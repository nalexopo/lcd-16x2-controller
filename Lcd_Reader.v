==> flow/design.v <==
module Lcd_Reader (
input clk, rst,RxD_data_ready,
input [7:0]RxD_data,
output reg LCD_RS, LCD_E, RDY, kappa,
output LCD_RW,
output reg [7:0] LCD_DB
);
parameter [19:0] t_500ns 	= 25;		 
parameter [19:0] t_2000us 	= 100_000;		 
parameter [19:0] t_100us 	= 5000;		 
parameter [19:0] t_2us 	= 100;		 
reg [19:0] cnt_timer=0; 			 
reg flag_500ns=0, flag_2000us=0, flag_2us=0;
reg flag_rst=1;					 
always @(posedge clk) begin
	if(flag_rst) begin
		flag_500ns	<=	1'b0;		 
		flag_2000us	<=	1'b0;		 
		flag_2us	   <=	1'b0;	       
		cnt_timer	<=	20'b0;		
	end
	else begin
	   cnt_timer	<= cnt_timer + 1;
		if(cnt_timer>=t_500ns) begin			
			flag_500ns	<=	1'b1;
		end
		else begin			
			flag_500ns	<=	flag_500ns;
		end
		if(cnt_timer>=t_2000us) begin			
			flag_2000us	<=	1'b1;
		end
		else begin			
			flag_2000us	<=	flag_2000us;
		end
		if(cnt_timer>=t_2us) begin			 
			flag_2us		<=	1'b1;           
		end
		else begin			
			flag_2us		<=	flag_2us;
		end	
end
end
localparam STATE_SIZE = 15; 
localparam RESET    = 1,
           IDLE     = 2,
           INSTR    = 3, 
           SETUP    = 4,
           CURSOR   = 5,
	   CLEAR    = 6,
	   CRSRINC  = 7,
	   CRSRSTRT = 8,
	   WAIT_E   = 9,
	   WAIT_OP  = 10,
	   WRITE    = 11,
	   WAIT_WRITE1   = 12,
	   WAIT_WRITE2   = 13,
	   IDLE_FINAL = 14,
	   DECIDE	  = 15;	
reg [2:0] instruction_register, text_reg;
reg [STATE_SIZE-1:0]State;
assign LCD_RW=1'b0;   
always @ (posedge clk) begin
	if(rst) begin
	   		text_reg <= 3'b000;
	   		kappa	 <= 1'b0;
	   		RDY	 <= 1'b0;	
	   		LCD_RS	 <= 1'b1;										 
			LCD_E	 <= 1'b0;										 
			LCD_DB 	 <= 8'b11111111;
			flag_rst <= 1'b1;
	   		instruction_register<= 3'b0;
			State <= RESET;
		end
	else begin
			case (State)
      			RESET:begin
		         		text_reg <= 3'b000;
		         		kappa	 <= 1'b0;
		         		RDY	 <= 1'b0;	
					LCD_RS	 <= 1'b0;											
					LCD_E	 <= 1'b0;										
					LCD_DB 	 <= 8'b00000000;
					flag_rst <= 1'b1;
					instruction_register<=3'b0;
					State    <=     IDLE;	
				end
		 	IDLE:begin
		         		if(RDY)State <=WRITE;            
               				else State <=INSTR;
			     end
     			INSTR:begin      
					LCD_RS <=		1'b0;
					case (instruction_register)
					      		0:begin
							  instruction_register<=instruction_register+1'b1;
							  State <=SETUP;
							  end
							1:begin
							  instruction_register<=instruction_register+1'b1;
							  State <=CURSOR;
							  end
							2:begin
							  instruction_register<=instruction_register+1'b1;
							  State <=CLEAR;
							  end
							3:begin
							  instruction_register<=instruction_register+1'b1;
							  State <=CRSRINC;
							  end
							4:begin
							  instruction_register<=instruction_register+1'b1;
							  State <=CRSRSTRT;
							  end
							5:begin
							  instruction_register<=3'b0;
							  RDY<=1'b1;
							  State  <= IDLE;
							  end
					endcase		
			       end		
      			SETUP:begin
					LCD_DB <= 8'b0011_1100;
					State  <= WAIT_E;
			      end
      			CURSOR:begin
					LCD_DB <= 8'b0000_1111;
					State  <= WAIT_E;
			       end
      			CLEAR:begin
					LCD_DB <= 8'b0000_0001;             
					State <= WAIT_E;
			      end		 
      			CRSRINC:begin
					LCD_DB <= 8'b0000_0110;
					State <= WAIT_E;
				end
      			CRSRSTRT:begin
					LCD_DB <= 8'b1000_0000;
					State <= WAIT_E;
				 end 
      			WAIT_E:begin
	     				LCD_E<=1'b1;
	                		if(!flag_500ns)begin
					 			flag_rst<=1'b0;
					 			State <= WAIT_E;   
				                       end 
					else begin					  
			     				flag_rst<=1'b1;
			     				State<=WAIT_OP;
			    		     end	
	     			end		  
     			WAIT_OP:begin
	  				LCD_E<=1'b0;
	           			if(!flag_2000us)begin
								flag_rst<=1'b0;
								State <= WAIT_OP; 
							end 
					else begin
								flag_rst<=1'b1;
								State <=INSTR;
					     end	
				 end
   			WRITE:begin
					LCD_RS <=		1'b1;
					if( RxD_data_ready) begin
                                        				if(RxD_data == 8'b00001101)State<=RESET;
									else begin
											LCD_DB<=RxD_data;         
											State<=WAIT_WRITE1; 	     
									     end                        
							     end		
					 else begin
							LCD_DB<=LCD_DB;
							State<=WRITE;
					      end
				end	
			WAIT_WRITE1:begin
						LCD_E<=1'b1;
	            				if(!flag_500ns)begin
									flag_rst<=1'b0;
									State <= WAIT_WRITE1; 
							       end 
						else begin					  
						  		flag_rst<=1'b1;
						  		State<=WAIT_WRITE2;
						     end	
				     end		  
     			WAIT_WRITE2:begin
                 				LCD_RS<=1'b0;	  
					  	LCD_E<=1'b0;
	              				if(!flag_500ns)begin
									flag_rst<=1'b0;
									State <= WAIT_WRITE2; 
								end 
						else begin
								flag_rst<=1'b1;
								State <=WRITE;
						     end	
				      end	
			IDLE_FINAL:begin 
	            				kappa<=1'b1;
						State<=IDLE_FINAL;  
				  end		
      			default: begin State  <= IDLE; end
			endcase
	end
end
endmodule			
Step by step through the tools: Lcd_Reader --
Tool output for the design above, in the order of the flow. Line numbers count from 1 in the design file above. Library cell names are shortened. Not given: -
Inputs: design top Lcd_Reader, clock input clk, library sky130hd, timing corner tt_025C_1v80

Elaborated design --
Counts by Yosys on the flattened word-level netlist (proc, flatten, opt, wreduce; memories kept). Register bits leave out memories and registers merged into their read ports (data or address). Print and check cells are left out.
Storage and ports: flip-flop bits (word level) 53, input port bits 11, output and inout port bits 13, elaborated cells 78
Operators by class: add/sub/neg operators 2, magnitude comparators 2, equality and inequality tests 25, multiplexer cells 22, reductions and logical operators 16
Operator list (number):
- case mux 15 bit (select 9 bit) | 1
- equality test 15 x 4 -> 1 bit with constant B | 7
- case mux 15 bit (select 6 bit) | 1
- equality test 15 x 3 -> 1 bit with constant B | 4
- case mux 8 bit (select 7 bit) | 1
- equality test 15 x 2 -> 1 bit with constant B | 2
- adder 20 x 1 -> 20 bit with constant B | 1
- greater-or-equal comparator 20 x 17 -> 1 bit with constant B | 1
- greater-or-equal comparator 20 x 5 -> 1 bit with constant B | 1
- two-way mux 8 bit | 2
- two-way mux 4 bit | 4
- equality test 15 x 1 -> 1 bit with constant B | 1
- case mux 3 bit (select 2 bit) | 2
- OR reduction 5 bit | 2
- OR reduction 3 bit | 3
- nonzero test 2 bit | 4
- equality test 8 x 4 -> 1 bit with constant B | 1
- case mux 1 bit (select 2 bit) | 4
- inequality test 7 bit with constant B | 1
- nonzero test 7 bit | 1
- inequality test 2 bit with constant B | 3
- equality test 3 x 2 -> 1 bit with constant B | 2
- equality test 3 bit with constant B | 2
- nonzero test 5 bit | 1
- AND reduction 2 bit | 2
- two-way mux 1 bit | 4
- adder 3 x 1 -> 3 bit with constant B | 1
- equality test 3 x 1 -> 1 bit with constant B | 1
Other operator kinds: 7; their cells: 7.

Longest topological paths --
Longest topological path by Yosys (ltp), each cell counted once; first at word level (registers and memories cut), then after technology mapping (sequential cells cut; the memories' decode and read muxes count).
Logic depth: word-level depth 4, ABC_AREA 0, gate-level depth with buffers 7, depth with buffers taken out 6

After synthesis --
The flow's flattened synthesis, as Yosys stat reports it; memories are mapped. The netlist is that of the ABC_AREA named above (0 if unset); the other value can give another one.
Cells by type:
- dfxtp_1 | number 52, area in all 1.04E+03 sq um
- nor2_1 | number 26, area in all 97.594 sq um
- a21oi_1 | number 16, area in all 80.077 sq um
- ha_1 | number 5, area in all 62.56 sq um
- xnor2_1 | number 7, area in all 61.309 sq um
- nor4_1 | number 9, area in all 56.304 sq um
- a221o_1 | number 5, area in all 50.048 sq um
- nand3_1 | number 10, area in all 50.048 sq um
- nor3_1 | number 10, area in all 50.048 sq um
- o21ai_0 | number 10, area in all 50.048 sq um
- inv_1 | number 12, area in all 45.043 sq um
- mux2i_1 | number 4, area in all 40.038 sq um
- a21o_1 | number 5, area in all 37.536 sq um
- nand2_1 | number 10, area in all 37.536 sq um
- nor2b_1 | number 6, area in all 37.536 sq um
- nand3_4 | number 2, area in all 35.034 sq um
- mux2_2 | number 3, area in all 33.782 sq um
- or4_1 | number 4, area in all 30.029 sq um
Other cell types: 30; their cells: 55.
Mapped netlist: standard cells after synthesis 251, synthesis area 2288.4 sq um, area of sequential cells 1041.0 sq um, flip-flops 52, buffers 12

Timing after synthesis --
Source: OpenSTA report_checks on the synthesized netlist (no wires, ideal clock, input and output delay 20% of the period each), path of least setup slack; recovery checks are left aside. Register names are those of the netlist, which keeps one name where synthesis merged equal registers.
Timing path after synthesis: path type input port to flip-flop, start input RxD_data[1], end register LCD_DB[4], period 3450 ps, input delay 690 ps, library setup time 122 ps, launch time at the first pin 690 ps, data arrival time 2134 ps, data required time 3328 ps, slack 1194 ps, delay of the path 1566 ps, driving pins on the path 4, buffers on the path 0, synthesis period reached 2256 ps
"delay of the path" is the arrival time less input delay plus setup time. "driving pins on the path": output pins that drive a net of the path, with the launching flip-flop's if there is one; two outputs of one cell count as two. "synthesis period reached" = period - worst setup slack (recovery checks aside). The figure is calculated, with input and output delays left at 20% of the set period. The rows between start and end are the longest chain of elaborated cells between them; the timing report does not say that the signal goes this way. Where chains are equally long, one stands for them. Each line given opens the expression or statement behind the cell; cells for indexed reads and writes are added by Yosys, which also makes memories of some case tables. A register here has more assigning lines than the two given.
On the way, after synthesis: cells stage by stage or4b_1 > o41ai_2 > o21ai_0 > a221o_1, length of the longest elaborated chain 4, elaborated cells between the ends (all ways) 6, source lines of those cells 3, those cells by class 2 x eq/ne; 3 x mux; 1 x reduce/logical
Ends and longest elaborated chain, after synthesis:
- start, declared | RTL line 3 | input [7:0]RxD_data,
- equality test 8 x 4 -> 1 bit | RTL line 167 | if(RxD_data == 8'b00001101)State<=RESET;
- two-way mux 8 bit | RTL line 167
- two-way mux 8 bit | RTL line 166 | if( RxD_data_ready) begin
- case mux 8 bit (select 7 bit) | RTL line 76 | case (State)
- end, assigned | RTL line 70 | LCD_DB <= 8'b11111111;
- end, assigned | RTL line 169 | LCD_DB<=RxD_data;
- end, declared | RTL line 6 | output reg [7:0] LCD_DB

Timing after layout --
Path of least setup slack in the final report of run 1 (OpenROAD, finished layout, wires in). Where an end is a register, its clock arrival counts in the times. The path's times are printed in steps of 10 ps; the period is the one set.
Timing path after layout: path type input port to flip-flop, start input RxD_data[1], end register LCD_DB[1], period 3000 ps, input delay 600 ps, library setup time 100 ps, launch time at the first pin 600 ps, data arrival time 2660 ps, data required time 3180 ps, slack 530 ps, driving pins on the path 5, buffers on the path 1
The rows between start and end are the longest chain of elaborated cells between them; the timing report does not say that the signal goes this way. Where chains are equally long, one stands for them. A register here has more assigning lines than the two given.
On the way, after layout: cells stage by stage clkdlybuf4s50_1 > or4b_1 > o41ai_2 > o21ai_0 > a221o_1, length of the longest elaborated chain 4, elaborated cells between the ends (all ways) 6, source lines of those cells 3, those cells by class 2 x eq/ne; 3 x mux; 1 x reduce/logical
Ends and longest elaborated chain, after layout:
- start, declared | RTL line 3 | input [7:0]RxD_data,
- equality test 8 x 4 -> 1 bit | RTL line 167 | if(RxD_data == 8'b00001101)State<=RESET;
- two-way mux 8 bit | RTL line 167
- two-way mux 8 bit | RTL line 166 | if( RxD_data_ready) begin
- case mux 8 bit (select 7 bit) | RTL line 76 | case (State)
- end, assigned | RTL line 70 | LCD_DB <= 8'b11111111;
- end, assigned | RTL line 169 | LCD_DB<=RxD_data;
- end, declared | RTL line 6 | output reg [7:0] LCD_DB

FLOW RESULTS
============

2 stored runs of Lcd_Reader in the flow (synthesis by Yosys, layout by OpenROAD, sky130hd cells), in arbitrary order. Constraints: input delay and output delay 20% of the set period each, output load 0.01 pF.
By "critical path time" is meant the share of the clock period that the worst setup path is allowed (20% is reserved at inputs, 20% at outputs), minus its slack. Clock arrival times at its registers enter into it.
"critical path time" is given in steps of 10 ps.

[run 1] flow files
==> flow/run.sh <==
#!/bin/bash
# the make line also repeats the synthesis and layout settings of config.mk as NAME=value (left out here)
make -C /OpenROAD-flow-scripts/flow DESIGN_CONFIG=/design/flow/config.mk WORK_HOME=/design/flow/orfs CLKGATE_MAP_FILE= finish
==> flow/config.mk <==
export PLATFORM = sky130hd
export DESIGN_NAME = Lcd_Reader
export DESIGN_NICKNAME = Lcd_Reader
export VERILOG_FILES = /design/flow/design.v
export SDC_FILE = /design/flow/constraint.sdc
export NUM_CORES = 4
export LEC_CHECK = 0
export CAP_MARGIN = 20
export CORE_ASPECT_RATIO = 0.68
export CORE_MARGIN = 2
export CORE_UTILIZATION = 41
export CTS_CLUSTER_DIAMETER = 376
export CTS_CLUSTER_SIZE = 83
export GPL_ROUTABILITY_DRIVEN = 0
export MAX_ROUTING_LAYER = met4
export PLACE_DENSITY_LB_ADDON = 0.03
export SETUP_SLACK_MARGIN = 0.31
export SLEW_MARGIN = 20
export TNS_END_PERCENT = 5
==> flow/constraint.sdc <==
create_clock -name core_clock -period 3.0 [get_ports {clk}]
set_input_delay 0.6000 -clock core_clock [delete_from_list [all_inputs] [get_ports {clk}]]
set_output_delay 0.6000 -clock core_clock [all_outputs]
set_load 0.01 [all_outputs]

[run 1] result: lowest setup slack 527 ps; critical path time 1,870 ps; critical path type input port to flip-flop; final design utilization 48.7 %; total negative slack on setup checks 0 ps; overall die area 6,206.2 sq um; chip area after synthesis (Yosys) 2,288.4 sq um

[run 2] flow files
==> flow/run.sh <==
#!/bin/bash
# the make line also repeats the synthesis and layout settings of config.mk as NAME=value (left out here)
make -C /OpenROAD-flow-scripts/flow DESIGN_CONFIG=/design/flow/config.mk WORK_HOME=/design/flow/orfs CLKGATE_MAP_FILE= finish
==> flow/config.mk <==
export PLATFORM = sky130hd
export DESIGN_NAME = Lcd_Reader
export DESIGN_NICKNAME = Lcd_Reader
export VERILOG_FILES = /design/flow/design.v
export SDC_FILE = /design/flow/constraint.sdc
export NUM_CORES = 4
export LEC_CHECK = 0
export ABC_AREA = 1
export CAP_MARGIN = 20
export CELL_PAD_IN_SITES_DETAIL_PLACEMENT = 1
export CELL_PAD_IN_SITES_GLOBAL_PLACEMENT = 0
export CORE_MARGIN = 7
export CORE_UTILIZATION = 62
export GPL_TIMING_DRIVEN = 0
export MAX_ROUTING_LAYER = met4
export PLACE_DENSITY = 0.78
export SLEW_MARGIN = 20
export TNS_END_PERCENT = 60
==> flow/constraint.sdc <==
create_clock -name core_clock -period 3.33 [get_ports {clk}]
set_input_delay 0.6660 -clock core_clock [delete_from_list [all_inputs] [get_ports {clk}]]
set_output_delay 0.6660 -clock core_clock [all_outputs]
set_load 0.01 [all_outputs]

[run 2] result: stopped before the end: placement reported DPL-0033
